==> flow/design.v <==
`timescale 1ns / 1ps
module block_addresses( input clk_in,
                        input [2:0] block_color,
                        input [1:0] block_state,
                        input [3:0] block_x,
                        input [4:0] block_y,
                        output logic [8:0] addr1, addr2, addr3, addr4
    );
    parameter RED = 3'b001;
    parameter ORANGE = 3'b010;
    parameter YELLOW = 3'b011;
    parameter GREEN = 3'b100;
    parameter BLUE = 3'b101;
    parameter PURPLE = 3'b110;
    parameter CYAN = 3'b111;
    parameter MAP_WIDTH = 14;
    always_ff @(posedge clk_in) begin
        case(block_color)
            RED: begin
                case(block_state)
                    0: begin
                        addr1 <= (block_x) + (block_y + 1) * MAP_WIDTH;
                        addr2 <= (block_x + 1) + (block_y + 1) * MAP_WIDTH;
                        addr3 <= (block_x + 1) + (block_y + 2) * MAP_WIDTH;
                        addr4 <= (block_x + 2) + (block_y + 2) * MAP_WIDTH;
                    end
                    1: begin
                        addr1 <= (block_x + 2) + (block_y + 1) * MAP_WIDTH;
                        addr2 <= (block_x + 1) + (block_y + 2) * MAP_WIDTH;
                        addr3 <= (block_x + 2) + (block_y + 2) * MAP_WIDTH;
                        addr4 <= (block_x + 1) + (block_y + 3) * MAP_WIDTH;
                    end
                    2: begin
                        addr1 <= (block_x) + (block_y + 2) * MAP_WIDTH;
                        addr2 <= (block_x + 1) + (block_y + 2) * MAP_WIDTH;
                        addr3 <= (block_x + 1) + (block_y + 3) * MAP_WIDTH;
                        addr4 <= (block_x + 2) + (block_y + 3) * MAP_WIDTH;
                    end
                    3: begin
                        addr1 <= (block_x + 1) + (block_y + 1) * MAP_WIDTH;
                        addr2 <= (block_x) + (block_y + 2) * MAP_WIDTH;
                        addr3 <= (block_x + 1) + (block_y + 2) * MAP_WIDTH;
                        addr4 <= (block_x) + (block_y + 3) * MAP_WIDTH;
                    end
                endcase
            end
            ORANGE: begin
                case(block_state)
                    0: begin
                        addr1 <= (block_x + 2) + (block_y + 1) * MAP_WIDTH;
                        addr2 <= (block_x) + (block_y + 2) * MAP_WIDTH;
                        addr3 <= (block_x + 1) + (block_y + 2) * MAP_WIDTH;
                        addr4 <= (block_x + 2) + (block_y + 2) * MAP_WIDTH;
                    end
                    1: begin
                        addr1 <= (block_x + 1) + (block_y + 1) * MAP_WIDTH;
                        addr2 <= (block_x + 1) + (block_y + 2) * MAP_WIDTH;
                        addr3 <= (block_x + 1) + (block_y + 3) * MAP_WIDTH;
                        addr4 <= (block_x + 2) + (block_y + 3) * MAP_WIDTH;
                    end
                    2: begin
                        addr1 <= (block_x) + (block_y + 2) * MAP_WIDTH;
                        addr2 <= (block_x + 1) + (block_y + 2) * MAP_WIDTH;
                        addr3 <= (block_x + 2) + (block_y + 2) * MAP_WIDTH;
                        addr4 <= (block_x) + (block_y + 3) * MAP_WIDTH;
                    end
                    3: begin
                        addr1 <= (block_x) + (block_y + 1) * MAP_WIDTH;
                        addr2 <= (block_x + 1) + (block_y + 1) * MAP_WIDTH;
                        addr3 <= (block_x + 1) + (block_y + 2) * MAP_WIDTH;
                        addr4 <= (block_x + 1) + (block_y + 3) * MAP_WIDTH;
                    end
                endcase
            end
            YELLOW: begin
                case(block_state)
                    0: begin
                        addr1 <= (block_x + 1) + (block_y + 1) * MAP_WIDTH;
                        addr2 <= (block_x + 2) + (block_y + 1) * MAP_WIDTH;
                        addr3 <= (block_x + 1) + (block_y + 2) * MAP_WIDTH;
                        addr4 <= (block_x + 2) + (block_y + 2) * MAP_WIDTH;
                    end
                    1: begin
                        addr1 <= (block_x + 1) + (block_y + 1) * MAP_WIDTH;
                        addr2 <= (block_x + 2) + (block_y + 1) * MAP_WIDTH;
                        addr3 <= (block_x + 1) + (block_y + 2) * MAP_WIDTH;
                        addr4 <= (block_x + 2) + (block_y + 2) * MAP_WIDTH;
                    end
                    2: begin
                        addr1 <= (block_x + 1) + (block_y + 1) * MAP_WIDTH;
                        addr2 <= (block_x + 2) + (block_y + 1) * MAP_WIDTH;
                        addr3 <= (block_x + 1) + (block_y + 2) * MAP_WIDTH;
                        addr4 <= (block_x + 2) + (block_y + 2) * MAP_WIDTH;
                    end
                    3: begin
                        addr1 <= (block_x + 1) + (block_y + 1) * MAP_WIDTH;
                        addr2 <= (block_x + 2) + (block_y + 1) * MAP_WIDTH;
                        addr3 <= (block_x + 1) + (block_y + 2) * MAP_WIDTH;
                        addr4 <= (block_x + 2) + (block_y + 2) * MAP_WIDTH;
                    end
                endcase
            end
            GREEN: begin
                case(block_state)
                    0: begin
                        addr1 <= (block_x + 1) + (block_y + 1) * MAP_WIDTH;
                        addr2 <= (block_x + 2) + (block_y + 1) * MAP_WIDTH;
                        addr3 <= (block_x) + (block_y + 2) * MAP_WIDTH;
                        addr4 <= (block_x + 1) + (block_y + 2) * MAP_WIDTH;
                    end
                    1: begin
                        addr1 <= (block_x + 1) + (block_y + 1) * MAP_WIDTH;
                        addr2 <= (block_x + 1) + (block_y + 2) * MAP_WIDTH;
                        addr3 <= (block_x + 2) + (block_y + 2) * MAP_WIDTH;
                        addr4 <= (block_x + 2) + (block_y + 3) * MAP_WIDTH;
                    end
                    2: begin
                        addr1 <= (block_x + 1) + (block_y + 2) * MAP_WIDTH;
                        addr2 <= (block_x + 2) + (block_y + 2) * MAP_WIDTH;
                        addr3 <= (block_x) + (block_y + 3) * MAP_WIDTH;
                        addr4 <= (block_x + 1) + (block_y + 3) * MAP_WIDTH;
                    end
                    3: begin
                        addr1 <= (block_x) + (block_y + 1) * MAP_WIDTH;
                        addr2 <= (block_x) + (block_y + 2) * MAP_WIDTH;
                        addr3 <= (block_x + 1) + (block_y + 2) * MAP_WIDTH;
                        addr4 <= (block_x + 1) + (block_y + 3) * MAP_WIDTH;
                    end
                endcase
            end
            BLUE: begin
                case(block_state)
                    0: begin
                        addr1 <= (block_x) + (block_y + 1) * MAP_WIDTH;
                        addr2 <= (block_x) + (block_y + 2) * MAP_WIDTH;
                        addr3 <= (block_x + 1) + (block_y + 2) * MAP_WIDTH;
                        addr4 <= (block_x + 2) + (block_y + 2) * MAP_WIDTH;
                    end
                    1: begin
                        addr1 <= (block_x + 1) + (block_y + 1) * MAP_WIDTH;
                        addr2 <= (block_x + 2) + (block_y + 1) * MAP_WIDTH;
                        addr3 <= (block_x + 1) + (block_y + 2) * MAP_WIDTH;
                        addr4 <= (block_x + 1) + (block_y + 3) * MAP_WIDTH;
                    end
                    2: begin
                        addr1 <= (block_x) + (block_y + 2) * MAP_WIDTH;
                        addr2 <= (block_x + 1) + (block_y + 2) * MAP_WIDTH;
                        addr3 <= (block_x + 2) + (block_y + 2) * MAP_WIDTH;
                        addr4 <= (block_x + 2) + (block_y + 3) * MAP_WIDTH;
                    end
                    3: begin
                        addr1 <= (block_x + 1) + (block_y + 1) * MAP_WIDTH;
                        addr2 <= (block_x + 1) + (block_y + 2) * MAP_WIDTH;
                        addr3 <= (block_x) + (block_y + 3) * MAP_WIDTH;
                        addr4 <= (block_x + 1) + (block_y + 3) * MAP_WIDTH;
                    end
                endcase
            end 
            PURPLE: begin
                case(block_state)
                    0: begin
                        addr1 <= (block_x + 1) + (block_y + 1) * MAP_WIDTH;
                        addr2 <= (block_x) + (block_y + 2) * MAP_WIDTH;
                        addr3 <= (block_x + 1) + (block_y + 2) * MAP_WIDTH;
                        addr4 <= (block_x + 2) + (block_y + 2) * MAP_WIDTH;
                    end
                    1: begin
                        addr1 <= (block_x + 1) + (block_y + 1) * MAP_WIDTH;
                        addr2 <= (block_x + 1) + (block_y + 2) * MAP_WIDTH;
                        addr3 <= (block_x + 2) + (block_y + 2) * MAP_WIDTH;
                        addr4 <= (block_x + 1) + (block_y + 3) * MAP_WIDTH;
                    end
                    2: begin
                        addr1 <= (block_x) + (block_y + 2) * MAP_WIDTH;
                        addr2 <= (block_x + 1) + (block_y + 2) * MAP_WIDTH;
                        addr3 <= (block_x + 2) + (block_y + 2) * MAP_WIDTH;
                        addr4 <= (block_x + 1) + (block_y + 3) * MAP_WIDTH;
                    end
                    3: begin
                        addr1 <= (block_x + 1) + (block_y + 1) * MAP_WIDTH;
                        addr2 <= (block_x) + (block_y + 2) * MAP_WIDTH;
                        addr3 <= (block_x + 1) + (block_y + 2) * MAP_WIDTH;
                        addr4 <= (block_x + 1) + (block_y + 3) * MAP_WIDTH;
                    end
                endcase
            end
            CYAN: begin
                case(block_state)
                    0: begin
                        addr1 <= (block_x) + (block_y + 1) * MAP_WIDTH;
                        addr2 <= (block_x + 1) + (block_y + 1) * MAP_WIDTH;
                        addr3 <= (block_x + 2) + (block_y + 1) * MAP_WIDTH;
                        addr4 <= (block_x + 3) + (block_y + 1) * MAP_WIDTH;
                    end
                    1: begin
                        addr1 <= (block_x + 2) + (block_y) * MAP_WIDTH;
                        addr2 <= (block_x + 2) + (block_y + 1) * MAP_WIDTH;
                        addr3 <= (block_x + 2) + (block_y + 2) * MAP_WIDTH;
                        addr4 <= (block_x + 2) + (block_y + 3) * MAP_WIDTH;
                    end
                    2: begin
                        addr1 <= (block_x) + (block_y + 2) * MAP_WIDTH;
                        addr2 <= (block_x + 1) + (block_y + 2) * MAP_WIDTH;
                        addr3 <= (block_x + 2) + (block_y + 2) * MAP_WIDTH;
                        addr4 <= (block_x + 3) + (block_y + 2) * MAP_WIDTH;
                    end
                    3: begin
                        addr1 <= (block_x + 1) + (block_y) * MAP_WIDTH;
                        addr2 <= (block_x + 1) + (block_y + 1) * MAP_WIDTH;
                        addr3 <= (block_x + 1) + (block_y + 2) * MAP_WIDTH;
                        addr4 <= (block_x + 1) + (block_y + 3) * MAP_WIDTH;
                    end
                endcase
            end
        endcase
    end 
endmodule
* Reports on block_addresses
Tool output for the design above, in the order of the flow.
Line numbers count from 1 in the design file above.
Operators carry their Yosys type and port widths (W data, S select, Z words).
A cell with - has no value.
- Top module :: block_addresses
- Clock input :: clk_in
- Cell library :: sky130hd
- Corner :: tt_025C_1v80

* After elaboration
Counts by Yosys on the flattened word-level netlist (proc, flatten, opt, wreduce; memories kept). Register bits leave out memories and registers merged into their read ports (data or address). Print and check cells are left out. Cells with the same type and inputs are merged into one.
- Multiplexer cells :: 32
- Bitwise logic cells :: 0
- Shifts and indexed selects :: 0
- Add/subtract/negate cells :: 19
- Reductions and logical operators :: 10
- Divide/modulo/power cells :: 0
- Equal/unequal tests :: 10
- Multipliers :: 4
- Order comparisons :: 0
** Operator list (count)
- $pmux W9 S3 :: 12
- $pmux W9 S4 :: 8
- $pmux W9 S7 :: 4
- $add A9 B9 Y9 :: 9
- $mul A6 B3 Y8 const B :: 3
- $pmux W9 S2 :: 4
- $mux W9 :: 4
- $add A4 B9 Y9 :: 3
- $mul A5 B3 Y8 const B :: 1
- $eq A3 B3 Y1 const B :: 4
- $add A5 B2 Y6 const B :: 2
- $reduce_or A2 Y1 :: 5
- $add A4 B2 Y5 const B :: 2
- $add A5 B9 Y9 :: 1
- $reduce_bool A7 Y1 :: 1
- $eq A3 B2 Y1 const B :: 2
- $reduce_or A3 Y1 :: 2
- $add A5 B1 Y6 const B :: 1
- $add A4 B1 Y5 const B :: 1
- $eq A2 B2 Y1 const B :: 2
- $reduce_or A4 Y1 :: 1
- $eq A3 B1 Y1 const B :: 1
- $eq A2 B1 Y1 const B :: 1
- $logic_not A2 Y1 :: 1
- Memory cells :: 0
- Elaborated cells :: 79
- Latch bits :: 0
- Output and inout port bits :: 36
- Bits in read-only memories :: 0
- Bits in writable memories :: 0
- Flip-flop bits (word level) :: 36
- Word width x clocked read ports :: 0

* Logic depth
Yosys ltp: most cells in a row. Word level: on the elaborated netlist, between registers, memories and ports. Mapped: between sequential cells and ports; inverters and the memories' decode and read muxes count.
- Word-level depth :: 5
- ABC_AREA :: 0
- Gate-level depth with buffers :: 19
- Mapped depth without buffers :: 18

* Netlist
Yosys stat after the flow's synthesis: flattened, memories mapped to cells. It holds for the ABC_AREA given above (unset counts as 0); a run with the other value may have another netlist.
The area totals of this step are shown rounded.
- Sequential area :: 1080 um^2
- Chip area (Yosys) :: 9470 um^2
- Mapped cells :: 1323
- Mapped flip-flops :: 36
- Buffer cells :: 91
** Cells by type (count)
- sky130_fd_sc_hd__ha_1 :: 88
- sky130_fd_sc_hd__edfxtp_1 :: 36
- sky130_fd_sc_hd__a21oi_1 :: 159
- sky130_fd_sc_hd__xnor2_1 :: 84
- sky130_fd_sc_hd__nand2_1 :: 164
- sky130_fd_sc_hd__fa_1 :: 30
- sky130_fd_sc_hd__o21ai_0 :: 107
- sky130_fd_sc_hd__nor2_1 :: 84
- sky130_fd_sc_hd__inv_1 :: 76
- sky130_fd_sc_hd__xor2_1 :: 30
- sky130_fd_sc_hd__clkbuf_1 :: 67
- sky130_fd_sc_hd__a31oi_1 :: 32
- sky130_fd_sc_hd__a22oi_1 :: 23
- sky130_fd_sc_hd__a21o_1 :: 22
- sky130_fd_sc_hd__a211oi_1 :: 21
- sky130_fd_sc_hd__nand3_1 :: 30
- sky130_fd_sc_hd__o211ai_1 :: 20
- sky130_fd_sc_hd__a221oi_1 :: 14
Other cell types: 60; their cells: 236.

* Worst setup path after synthesis
OpenSTA on the mapped netlist: ideal clock, no wires. The path of least setup slack (recovery checks aside). Input and output delay are each 20% of the period. Register names are those of the netlist, which keeps one name where synthesis merged equal registers.
- Kind :: input to register
- Start :: in block_y[0]
- End :: reg addr4[6]
- Path delay :: 4.475 ns
- Stages on the path :: 18
- Required time :: 11.718 ns
- Path buffers :: 1
- Arrival time :: 6.593 ns
- Path slack :: 5.125 ns
- Clock period :: 12.0 ns
- Input delay :: 2.400 ns
- Synthesis period reached :: 6.875 ns
"path delay" is the arrival time less input delay plus setup time.
"stages on the path": output pins that drive a net of the path, with the launching flip-flop's if there is one; two outputs of one cell count as two.
"synthesis period reached" is the clock period less the worst setup slack; recovery checks do not enter. This is arithmetic on one report: input and output delays are still those of the set period (20% each).
Between the ends stands the longest chain of elaborated cells between them, by number of cells; it is not shown to be the way that was timed. Of several equally long chains one is given.
A line is the first line of the expression or statement that the cell stems from. Yosys adds cells for indexed reads and writes and turns some case tables into memories.
At most two assigning lines are given for a register; there are more.
- Cell sequence :: sky130_fd_sc_hd__clkbuf_1 -> sky130_fd_sc_hd__inv_1 -> sky130_fd_sc_hd__ha_1 -> sky130_fd_sc_hd__inv_1 -> sky130_fd_sc_hd__fa_1 -> sky130_fd_sc_hd__inv_1 -> sky130_fd_sc_hd__fa_1 -> sky130_fd_sc_hd__inv_1 -> sky130_fd_sc_hd__ha_1 -> sky130_fd_sc_hd__o21ai_0 -> sky130_fd_sc_hd__nor2_1 -> sky130_fd_sc_hd__o21ai_0 -> sky130_fd_sc_hd__xnor2_1 -> sky130_fd_sc_hd__a221oi_1 -> sky130_fd_sc_hd__a21oi_1 -> sky130_fd_sc_hd__o32ai_1 -> sky130_fd_sc_hd__o221a_2 -> sky130_fd_sc_hd__a41oi_1
- Length of the longest elaborated chain :: 5
- Elaborated cells between the ends (all ways) :: 21
** Ends and longest elaborated chain, post-synthesis
- start, declared :: line 6 : input [4:0] block_y,
- $add A5 B2 Y6 :: line 211 : addr4 <= (block_x + 1) + (block_y + 3) * MAP_WIDTH;
- $mul A6 B3 Y8 :: line 211
- $add A9 B9 Y9 :: line 211
- $pmux W9 S4 :: line 188 : case(block_state)
- $pmux W9 S7 :: line 18 : case(block_color)
- end, assigned :: line 25 : addr4 <= (block_x + 2) + (block_y + 2) * MAP_WIDTH;
- end, assigned :: line 31 : addr4 <= (block_x + 1) + (block_y + 3) * MAP_WIDTH;
- end, declared :: line 7 : output logic [8:0] addr1, addr2, addr3, addr4

* Path in the finished layout
From the final timing report of run 1: the path of least setup slack in the routed layout; clock arrival at registers is part of the times.
- Kind :: input to register
- Start :: in block_y[0]
- End :: reg addr4[6]
- Path buffers :: 7
- Path slack :: -1.01 ns
- Input delay :: 0.78 ns
- Clock period :: 3.92 ns
- Required time :: 3.86 ns
- Arrival time :: 4.87 ns
- Stages on the path :: 25
Between the ends stands the longest chain of elaborated cells between them, by number of cells; it is not shown to be the way that was timed. Of several equally long chains one is given.
At most two assigning lines are given for a register; there are more.
- Cell sequence :: sky130_fd_sc_hd__buf_12 -> sky130_fd_sc_hd__clkbuf_16 -> sky130_fd_sc_hd__inv_16 -> sky130_fd_sc_hd__ha_4 -> sky130_fd_sc_hd__buf_12 -> sky130_fd_sc_hd__buf_12 -> sky130_fd_sc_hd__xnor2_4 -> sky130_fd_sc_hd__buf_12 -> sky130_fd_sc_hd__xnor2_4 -> sky130_fd_sc_hd__ha_4 -> sky130_fd_sc_hd__inv_2 -> sky130_fd_sc_hd__fa_1 -> sky130_fd_sc_hd__inv_2 -> sky130_fd_sc_hd__ha_4 -> sky130_fd_sc_hd__o21ai_2 -> sky130_fd_sc_hd__nor2_2 -> sky130_fd_sc_hd__o21ai_4 -> sky130_fd_sc_hd__buf_6 -> sky130_fd_sc_hd__xnor2_4 -> sky130_fd_sc_hd__buf_4 -> sky130_fd_sc_hd__o21ai_0 -> sky130_fd_sc_hd__o21ai_1 -> sky130_fd_sc_hd__o32ai_2 -> sky130_fd_sc_hd__o221a_2 -> sky130_fd_sc_hd__a41oi_4
- Length of the longest elaborated chain :: 5
- Elaborated cells between the ends (all ways) :: 21
** Ends and longest elaborated chain, post-layout
- start, declared :: line 6 : input [4:0] block_y,
- $add A5 B2 Y6 :: line 211 : addr4 <= (block_x + 1) + (block_y + 3) * MAP_WIDTH;
- $mul A6 B3 Y8 :: line 211
- $add A9 B9 Y9 :: line 211
- $pmux W9 S4 :: line 188 : case(block_state)
- $pmux W9 S7 :: line 18 : case(block_color)
- end, assigned :: line 25 : addr4 <= (block_x + 2) + (block_y + 2) * MAP_WIDTH;
- end, assigned :: line 31 : addr4 <= (block_x + 1) + (block_y + 3) * MAP_WIDTH;
- end, declared :: line 7 : output logic [8:0] addr1, addr2, addr3, addr4

==> results <==
Measured data: module block_addresses, platform sky130hd, 2 stored runs of the flow under differing settings, order arbitrary. Input and output delays are each 20% of the period that was set; the output load is 0.01 pF.
By "period achieved" is meant the clock period of the run minus its worst setup slack. This is arithmetic on one report: input and output delays are still those of the set period (20% each).
"critical setup path time" is the time allowed to the run's worst setup path (the clock period less input and output delay, where it has them) less its slack. Clock arrival times count: a late capture clock shortens it, a late launch clock lengthens it.
"total power after layout" is the tool's figure for a default switching activity; nothing was simulated.
The results are shown rounded.

* Run 1
** Files
==> flow/run.sh <==
#!/bin/bash
# the make line also repeats the synthesis and layout settings of config.mk as NAME=value (left out here)
make -C /OpenROAD-flow-scripts/flow DESIGN_CONFIG=/design/flow/config.mk WORK_HOME=/design/flow/orfs CLKGATE_MAP_FILE= finish
==> flow/config.mk <==
export PLATFORM = sky130hd
export DESIGN_NAME = block_addresses
export DESIGN_NICKNAME = block_addresses
export VERILOG_FILES = /design/flow/design.v
export SDC_FILE = /design/flow/constraint.sdc
export NUM_CORES = 4
export LEC_CHECK = 0
export ABC_AREA = 0
export CAP_MARGIN = 20
export CELL_PAD_IN_SITES_GLOBAL_PLACEMENT = 2
export CORE_MARGIN = 6
export CORE_UTILIZATION = 18
export CTS_CLUSTER_DIAMETER = 325
export CTS_CLUSTER_SIZE = 34
export GPL_ROUTABILITY_DRIVEN = 0
export GPL_TIMING_DRIVEN = 0
export MAX_ROUTING_LAYER = met4
export MIN_ROUTING_LAYER = met2
export PLACE_DENSITY_LB_ADDON = 0.14
export SETUP_SLACK_MARGIN = 0.49
export SLEW_MARGIN = 20
export TNS_END_PERCENT = 80
==> flow/constraint.sdc <==
create_clock -name core_clock -period 3.92 [get_ports {clk_in}]
set_input_delay 0.7840 -clock core_clock [delete_from_list [all_inputs] [get_ports {clk_in}]]
set_output_delay 0.7840 -clock core_clock [all_outputs]
set_load 0.01 [all_outputs]
** Results
- Total negative slack on setup checks :: -16.3 ns
- Period achieved :: 4.928 ns
- Standard-cell area after routing :: 14700 um^2
- Synthesis area :: 9470 um^2
- Overall die area :: 58200 um^2
- Post-route utilization :: 0.286
- Critical setup path time :: 4.14 ns
- Critical path kind :: input to register
- Smallest setup slack :: -1.01 ns
- Post-route worst hold slack :: 1.32 ns
- Total power after layout :: 8540 uW

* Run 2
** Files
==> flow/run.sh <==
#!/bin/bash
# the make line also repeats the synthesis and layout settings of config.mk as NAME=value (left out here)
make -C /OpenROAD-flow-scripts/flow DESIGN_CONFIG=/design/flow/config.mk WORK_HOME=/design/flow/orfs CLKGATE_MAP_FILE= finish
==> flow/config.mk <==
export PLATFORM = sky130hd
export DESIGN_NAME = block_addresses
export DESIGN_NICKNAME = block_addresses
export VERILOG_FILES = /design/flow/design.v
export SDC_FILE = /design/flow/constraint.sdc
export NUM_CORES = 4
export LEC_CHECK = 0
export ABC_AREA = 1
export CAP_MARGIN = 5
export CELL_PAD_IN_SITES_GLOBAL_PLACEMENT = 1
export CORE_MARGIN = 3
export CORE_UTILIZATION = 26
export CTS_CLUSTER_SIZE = 93
export MAX_ROUTING_LAYER = met4
export PLACE_DENSITY_LB_ADDON = 0.09
export SETUP_SLACK_MARGIN = 1.31
export SLEW_MARGIN = 20
==> flow/constraint.sdc <==
create_clock -name core_clock -period 8.15 [get_ports {clk_in}]
set_input_delay 1.6300 -clock core_clock [delete_from_list [all_inputs] [get_ports {clk_in}]]
set_output_delay 1.6300 -clock core_clock [all_outputs]
set_load 0.01 [all_outputs]
** Results
- Total negative slack on setup checks :: 0.000 ns
- Period achieved :: 6.467 ns
- Standard-cell area after routing :: 11200 um^2
- Synthesis area :: 9930 um^2
- Overall die area :: 40600 um^2
- Post-route utilization :: 0.301
- Critical setup path time :: 4.84 ns
- Critical path kind :: input to register
- Smallest setup slack :: 1.68 ns
- Post-route worst hold slack :: 2.31 ns
- Total power after layout :: 2510 uW
