==> flow/design.v <==
`timescale 1ns / 1ps
module button_processing( input clk_in,
                          input reset_in,
                          input btnc, btnu, btnd, btnl, btnr,
                          output logic reset_b,
                          output logic select_b,
                          output logic pause_b,
                          output logic up_b,
                          output logic down_b,
                          output logic left_b,
                          output logic right_b,
                          output logic rotate_b,
                          output logic hard_drop_b,
                          output logic soft_drop_b,
                          output logic hold_b
    );
    logic center, up, down, left, right;
    logic center_short_pulse, center_medium_pulse, center_long_pulse, up_pulse, 
      hard_drop_pulse, soft_drop_pulse, left_pulse, right_pulse;
    debounce db1(.clk_in(clk_in), .reset_in(reset_in), .noisy_in(btnc), .clean_out(center));
    debounce db2(.clk_in(clk_in), .reset_in(reset_in), .noisy_in(btnu), .clean_out(up));
    debounce db3(.clk_in(clk_in), .reset_in(reset_in), .noisy_in(btnd), .clean_out(down));
    debounce db4(.clk_in(clk_in), .reset_in(reset_in), .noisy_in(btnl), .clean_out(left));
    debounce db5(.clk_in(clk_in), .reset_in(reset_in), .noisy_in(btnr), .clean_out(right));
    button_sharing btn_share1(.clk_in(clk_in), .level_in(center), .short_pulse_out(center_short_pulse), 
      .medium_pulse_out(center_medium_pulse), .long_pulse_out(center_long_pulse));
    level_to_pulse ltp1(.clk_in(clk_in), .level_in(up), .pulse_out(up_pulse));
    dual_drop dd1(.clk_in(clk_in), .reset_in(reset_in), .level_in(down), 
      .hard_drop_pulse_out(hard_drop_pulse), .soft_drop_pulse_out(soft_drop_pulse));
    auto_shift auto_shift1(.clk_in(clk_in), .reset_in(reset_in), .level_in(left), .pulse_out(left_pulse));
    auto_shift auto_shift2(.clk_in(clk_in), .reset_in(reset_in), .level_in(right), .pulse_out(right_pulse));
    always_comb begin
        reset_b = center_long_pulse;
        select_b = center_short_pulse | center_medium_pulse;
        pause_b = center_medium_pulse;
        up_b = up_pulse;
        down_b = soft_drop_pulse | hard_drop_pulse;
        left_b = left_pulse;
        right_b = right_pulse;
        rotate_b = up_pulse;
        hard_drop_b = hard_drop_pulse;
        soft_drop_b = soft_drop_pulse;
        hold_b = center_short_pulse;
    end
endmodule
`timescale 1ns / 1ps
module debounce #(parameter NUM_CYCLES = 1485000) 
                 (input clk_in,
                  input reset_in,
                  input noisy_in,
                  output logic clean_out);
    logic [20:0] count;
    logic new_input;
    always_ff @(posedge clk_in) begin
        if (reset_in) begin
            new_input <= noisy_in; 
            clean_out <= noisy_in; 
            count <= 0;
        end else if (noisy_in != new_input) begin
            new_input <= noisy_in;
            count <= 0;
        end else if (count == NUM_CYCLES)
            clean_out <= new_input;
        else count <= count + 1;
    end
endmodule
`timescale 1ns / 1ps
module level_to_pulse(  input clk_in,
                        input level_in,
                        output logic pulse_out
    );
    logic old_level;
    always_ff @(posedge clk_in) begin
        old_level <= level_in;
        pulse_out <= level_in & ~old_level;
    end
endmodule
module button_sharing(  input clk_in,
                        input level_in,
                        output logic short_pulse_out,
                        output logic medium_pulse_out,
                        output logic long_pulse_out
    );
    parameter MEDIUM_PRESS_MIN = 29700000; 
    parameter LONG_PRESS_MIN = 445500000; 
    logic old_level;
    logic [28:0] count;
    always_ff @(posedge clk_in) begin
        old_level <= level_in;
        short_pulse_out <= (count < MEDIUM_PRESS_MIN) ? ~level_in & old_level : 0;
        medium_pulse_out <= (count == MEDIUM_PRESS_MIN);
        long_pulse_out <= (count == LONG_PRESS_MIN);
        if (level_in & ~old_level)
            count <= 0;
        else if (level_in & old_level)
            count <= (count <= LONG_PRESS_MIN) ? count + 1 : count;
        else if (~level_in & old_level)
            count <= 0;     
    end
endmodule
module dual_drop(   input clk_in,
                    input reset_in,
                    input level_in,
                    output logic hard_drop_pulse_out,
                    output logic soft_drop_pulse_out
    );
    parameter SOFT_DROP_MIN_PRESS = 29700000; 
    parameter SOFT_DROP_SPEED = 7425000; 
    logic old_level;
    logic [24:0] wait_count;
    logic soft_drop_enable;
    logic [22:0] drop_count;
    always_ff @(posedge clk_in) begin
        old_level <= level_in;
        hard_drop_pulse_out <= (wait_count < SOFT_DROP_MIN_PRESS) ? ~level_in & old_level : 0;
        soft_drop_pulse_out <= (wait_count == SOFT_DROP_MIN_PRESS) | (drop_count == SOFT_DROP_SPEED);
        if (reset_in) begin
            wait_count <= 0;
            soft_drop_enable <= 0;
            drop_count <= 0;
        end else if (level_in & old_level) begin
            if (soft_drop_enable) begin
                if (drop_count == SOFT_DROP_SPEED)
                    drop_count <= 0;
                else drop_count <= drop_count + 1;
            end else if (wait_count > SOFT_DROP_MIN_PRESS) begin
                soft_drop_enable <= 1;
            end else wait_count <= wait_count + 1;
        end else if (~level_in & old_level) begin
            wait_count <= 0;
            soft_drop_enable <= 0;
            drop_count <= 0;
        end  
    end
endmodule
module soft_drop(   input clk_in,
                    input reset_in,
                    input level_in,
                    output logic pulse_out
    );
    parameter SOFT_DROP_SPEED = 7425000; 
    logic old_level;
    logic [22:0] count;
    always_ff @(posedge clk_in) begin
        old_level <= level_in;
        pulse_out <= (level_in & ~old_level) | (count == SOFT_DROP_SPEED);
        if (reset_in) begin
            count <= 0;
        end else if (level_in & old_level) begin
            if (count == SOFT_DROP_SPEED)
                count <= 0;
            else count <= count + 1;
        end else if (~level_in & old_level)
            count <= 0;    
    end
endmodule
module auto_shift(  input clk_in,
                    input reset_in,
                    input level_in,
                    output logic pulse_out
    );
    parameter AUTO_SHIFT_DELAY = 25245000; 
    parameter AUTO_SHIFT_SPEED = 7425000; 
    logic old_level;
    logic [24:0] wait_count;
    logic auto_shift_enable;
    logic [22:0] auto_count;
    always_ff @(posedge clk_in) begin
        old_level <= level_in;
        pulse_out <= (level_in & ~old_level) | 
          (wait_count == AUTO_SHIFT_DELAY) | (auto_count == AUTO_SHIFT_SPEED);
        if (reset_in) begin
            wait_count <= 0;
            auto_shift_enable <= 0;
            auto_count <= 0;
        end else if (level_in & old_level) begin
            if (auto_shift_enable) begin
                if (auto_count == AUTO_SHIFT_SPEED)
                    auto_count <= 0;
                else auto_count <= auto_count + 1;
            end else if (wait_count == AUTO_SHIFT_DELAY) begin
                wait_count <= 0;
                auto_shift_enable <= 1;
            end else wait_count <= wait_count + 1; 
        end else if (~level_in & old_level) begin
            wait_count <= 0;
            auto_shift_enable <=0;
            auto_count <= 0; 
        end     
    end
endmodule
Tool chain data of button_processing

Tool output for the design above, in the order of the flow.
Lines are those of the file above, counted from 1.
Cell names lack the library's common part.
The mark -- stands for no value.

Top module: button_processing
Clock input: clk_in
Library: sky130hd
Library corner: tt_025C_1v80

Word level

Yosys after proc, flatten, opt, wreduce and memory -nomap, before mapping. Memory bits, and registers merged into a memory's read port (data or address), are not among the register bits. Print and check cells are not counted.

Memories: 0
RAM bits: 0
Output and inout port bits: 11
Elaborated cells: 211
Bits of input ports: 7
Bits in registers: 304
Bits in latches: 0
Word width x clocked read ports: 0
Bits in read-only memories: 0

Bitwise operators: 31
Equal/unequal tests: 31
Div/mod/pow operators: 0
Multiply operators: 0
$add $sub $neg: 12
Order comparisons: 4
Reduce/logical cells: 31
Mux-type cells: 64
Shifts and indexed selects: 0

Operator list:

| cell                                                                    | count |
| 25-bit two-way mux                                                      | 12 |
| 23-bit two-way mux                                                      | 12 |
| 21-bit by 1-bit adder with 21-bit output with constant B                | 5 |
| 21-bit == test with constant B                                          | 5 |
| 29-bit two-way mux                                                      | 3 |
| 25-bit by 1-bit adder with 25-bit output with constant B                | 3 |
| 25-bit == test with constant B                                          | 3 |
| 23-bit by 1-bit adder with 23-bit output with constant B                | 3 |
| 23-bit == test with constant B                                          | 3 |
| 1-bit two-way mux                                                       | 37 |
| 29-bit by 1-bit adder with 29-bit output with constant B                | 1 |
| 29-bit by 25-bit less-than comparator with 1-bit output with constant B | 1 |
| 29-bit by 25-bit == test with 1-bit output with constant B              | 1 |
| 29-bit <= comparator with constant B                                    | 1 |
| 29-bit == test with constant B                                          | 1 |
| 2-bit nonzero test                                                      | 14 |
| 25-bit > comparator with constant B                                     | 1 |
| 25-bit less-than comparator with constant B                             | 1 |
| 2-bit AND reduction                                                     | 11 |
| 2-bit inequality test with constant B                                   | 10 |
| 1-bit bitwise AND                                                       | 14 |
| 1-bit NOT                                                               | 10 |
| 2-bit OR reduction                                                      | 5 |
| 1-bit OR                                                                | 7 |
| 2-bit by 1-bit inequality test with 1-bit output with constant B        | 3 |
| 1-bit inequality test                                                   | 5 |
| 3-bit AND reduction                                                     | 1 |

Logic depth

Yosys ltp: most cells in a row. Word level: on the elaborated netlist, between registers, memories and ports. Mapped: between sequential cells and ports; inverters and the memories' decode and read muxes count.

Word-level depth: 4
ABC_AREA: 0
Depth in mapped cells: 9
Mapped depth without buffers: 8

Netlist

The flow's flattened synthesis, as Yosys stat reports it; memories are mapped. The netlist is that of the ABC_AREA named above (0 if unset); the other value can give another one.

Cell area after synthesis: 0.0153109 mm^2
Sequential part of the area: 0.0061859 mm^2
Cells in the netlist: 1,869
Flip-flop cells: 304

Cell types:

| type     | count | total area (um^2) |
| dfxtp_1  | 294   | 5.89E+03 |
| nor2_1   | 227   | 852.067 |
| nand2_1  | 179   | 671.894 |
| xor2_1   | 76    | 665.638 |
| a21oi_1  | 118   | 590.566 |
| nand4_1  | 85    | 531.76 |
| nand3_1  | 99    | 495.475 |
| xnor2_1  | 51    | 446.678 |
| o21ai_0  | 86    | 430.413 |
| edfxtp_1 | 10    | 300.288 |
| ha_1     | 24    | 300.288 |
| a311oi_1 | 34    | 297.786 |
| or3_1    | 46    | 287.776 |
| nor3_1   | 55    | 275.264 |
| and3_1   | 39    | 243.984 |
| inv_1    | 62    | 232.723 |
| clkbuf_1 | 54    | 202.694 |
| nor4b_1  | 23    | 201.443 |

Not listed: further types 61, cells in them 307.
The figures by module come from a second, unflattened synthesis with its own total; it is not the netlist above.

Cell total of the unflattened synthesis: 1,916
Area (unflattened synthesis): 0.0160329 mm^2

Rows give one instance, submodules left out.

Modules:

| module            | cells | area (mm^2) | instances |
| debounce          | 127   | 0.0011348   | 5 |
| auto_shift        | 331   | 0.0027264   | 2 |
| dual_drop         | 343   | 0.0028089   | 1 |
| button_sharing    | 270   | 0.0020232   | 1 |
| level_to_pulse    | 3     | 0.0000538   | 1 |
| button_processing | 3     | 0.00002     | 1 |

Timing after synthesis

OpenSTA on the mapped netlist: ideal clock, no wires. The path of least setup slack (recovery checks aside). Input and output delay are each 20% of the period. Register names are those of the netlist, which keeps one name where synthesis merged equal registers.

Path kind: register to register
From: register dd1.drop_count[4]
To: register dd1.drop_count[6]
Launch time at the first pin: 0.000 ns
Data required time: 2.910 ns
Stages on the path: 8
Library setup time: 0.150 ns
Period: 3.06 ns
Setup slack: 0.873 ns
Delay of the path: 2.187 ns
Data arrival time: 2.037 ns
Synthesis period reached: 2.187 ns

"delay of the path" = arrival - input delay + setup time.
"stages on the path": output pins that drive a net of the path, with the launching flip-flop's if there is one; two outputs of one cell count as two.
"synthesis period reached" is the clock period less the worst setup slack; recovery checks do not enter. This is arithmetic on one report: input and output delays are still those of the set period (20% each).
The rows between start and end are the longest chain of elaborated cells between them; the timing report does not say that the signal goes this way. Where chains are equally long, one stands for them.
A line is the first line of the expression or statement that the cell stems from. Yosys adds cells for indexed reads and writes and turns some case tables into memories.
At most two assigning lines are given for a register; there are more.

Path through: dfxtp_1 or4b_1 or3_1 o31a_1 and2_1 buf_2 a41oi_1 a311oi_1
Cells in the longest elaborated chain: 4
Elaborated cells between the ends (all ways): 5
Those cells by class: add/sub (1); eq/ne (1); mux (3)

RTL lines, path post-synthesis:

| element                                  | line | RTL |
| from (decl)                              | 112  | `logic [22:0] drop_count;` |
| from (assign)                            | 120  | `drop_count <= 0;` |
| from (assign)                            | 125  | `else drop_count <= drop_count + 1;` |
| 23-bit by 1-bit adder with 23-bit output | 125  |  |
| 23-bit two-way mux                       | 123  | `if (drop_count == SOFT_DROP_SPEED)` |
| 23-bit two-way mux                       | 122  | `if (soft_drop_enable) begin` |
| 23-bit two-way mux                       | 121  | `end else if (level_in & old_level) begin` |
| to (assign)                              | 120  |  |
| to (assign)                              | 125  |  |
| to (decl)                                | 112  |  |

Timing after layout

Path of least setup slack in the final report of flow run 1 (OpenROAD, finished layout, wires in). Where an end is a register, its clock arrival counts in the times.

Path kind: register to register
From: register btn_share1.count[15]
To: register btn_share1.count[16]
Stages on the path: 8
Setup slack: 1.18 ns
Launch time at the first pin: 0.54 ns
Period: 3.69 ns
Library setup time: 0.07 ns
Data arrival time: 2.97 ns
Data required time: 4.15 ns

The rows between start and end are the longest chain of elaborated cells between them; the timing report does not say that the signal goes this way. Where chains are equally long, one stands for them.
At most two assigning lines are given for a register; there are more.

Path through: dfxtp_1 and4_4 o311a_1 a32oi_2 a21oi_1 buf_4 or4_1 a21oi_1
Cells in the longest elaborated chain: 3
Elaborated cells between the ends (all ways): 6
RTL lines with such cells: 2
Those cells by class: add/sub (1); compare (1); eq/ne (1); mux (2); reduce/logical (1)

RTL lines, path post-layout:

| element                                  | line | RTL |
| from (decl)                              | 87   | `logic [28:0] count;` |
| from (assign)                            | 94   | `count <= 0;` |
| from (assign)                            | 96   | `count <= (count <= LONG_PRESS_MIN) ? count + 1 : count;` |
| 29-bit by 1-bit adder with 29-bit output | 96   |  |
| 29-bit two-way mux                       | 96   |  |
| 29-bit two-way mux                       | 95   | `else if (level_in & old_level)` |
| to (assign)                              | 94   |  |
| to (assign)                              | 96   |  |
| to (decl)                                | 87   |  |

Lab notebook: button_processing

button_processing through Yosys and OpenROAD on sky130hd: 2 stored runs, unordered, with their settings and measured results. The constraints put input and output delay at 20% of the set period each and load the outputs with 0.01 pF.
By "critical setup path time" is meant the share of the clock period that the worst setup path is allowed (20% is reserved at inputs, 20% at outputs), minus its slack. Clock arrival times at its registers enter into it.
"total design power": no workload was simulated; the value follows from the tool's default switching activity.
A setting shown as -- is not set for that run.

| setting or result                      | flow run 1           | flow run 2           |
| period_ns                              | 3.69                 | 2.55                 |
| CORE_UTILIZATION                       | 16                   | 39                   |
| PLACE_DENSITY                          | 0.72                 | --                   |
| CELL_PAD_IN_SITES_GLOBAL_PLACEMENT     | 0                    | --                   |
| GPL_TIMING_DRIVEN                      | 1                    | 0                    |
| CTS_CLUSTER_SIZE                       | 88                   | 27                   |
| CAP_MARGIN                             | 35                   | 20                   |
| CORE_MARGIN                            | 2                    | 2                    |
| SLEW_MARGIN                            | 20                   | 10                   |
| SETUP_SLACK_MARGIN                     | --                   | 0.36                 |
| PLACE_DENSITY_LB_ADDON                 | --                   | 0.21                 |
| CORE_ASPECT_RATIO                      | --                   | 1.28                 |
| TNS_END_PERCENT                        | --                   | 80                   |
| ABC_AREA                               | --                   | 0                    |
| CTS_CLUSTER_DIAMETER                   | --                   | 320                  |
| MAX_ROUTING_LAYER                      | --                   | met4                 |
| critical setup path time (ns)          | 2.51                 | 2.21                 |
| type of the worst setup path           | register to register | register to register |
| worst hold slack after layout (ns)     | 0.382                | 0.369                |
| worst setup slack after layout (ns)    | 1.184                | 0.338                |
| area of the synthesized netlist (mm^2) | 0.0153109            | 0.0153109            |
| std-cell area (final layout) (mm^2)    | 0.017986             | 0.0179822            |
| area of the die (mm^2)                 | 0.0981851            | 0.0408721            |
| total design power (uW)                | 7,079                | 8,233                |
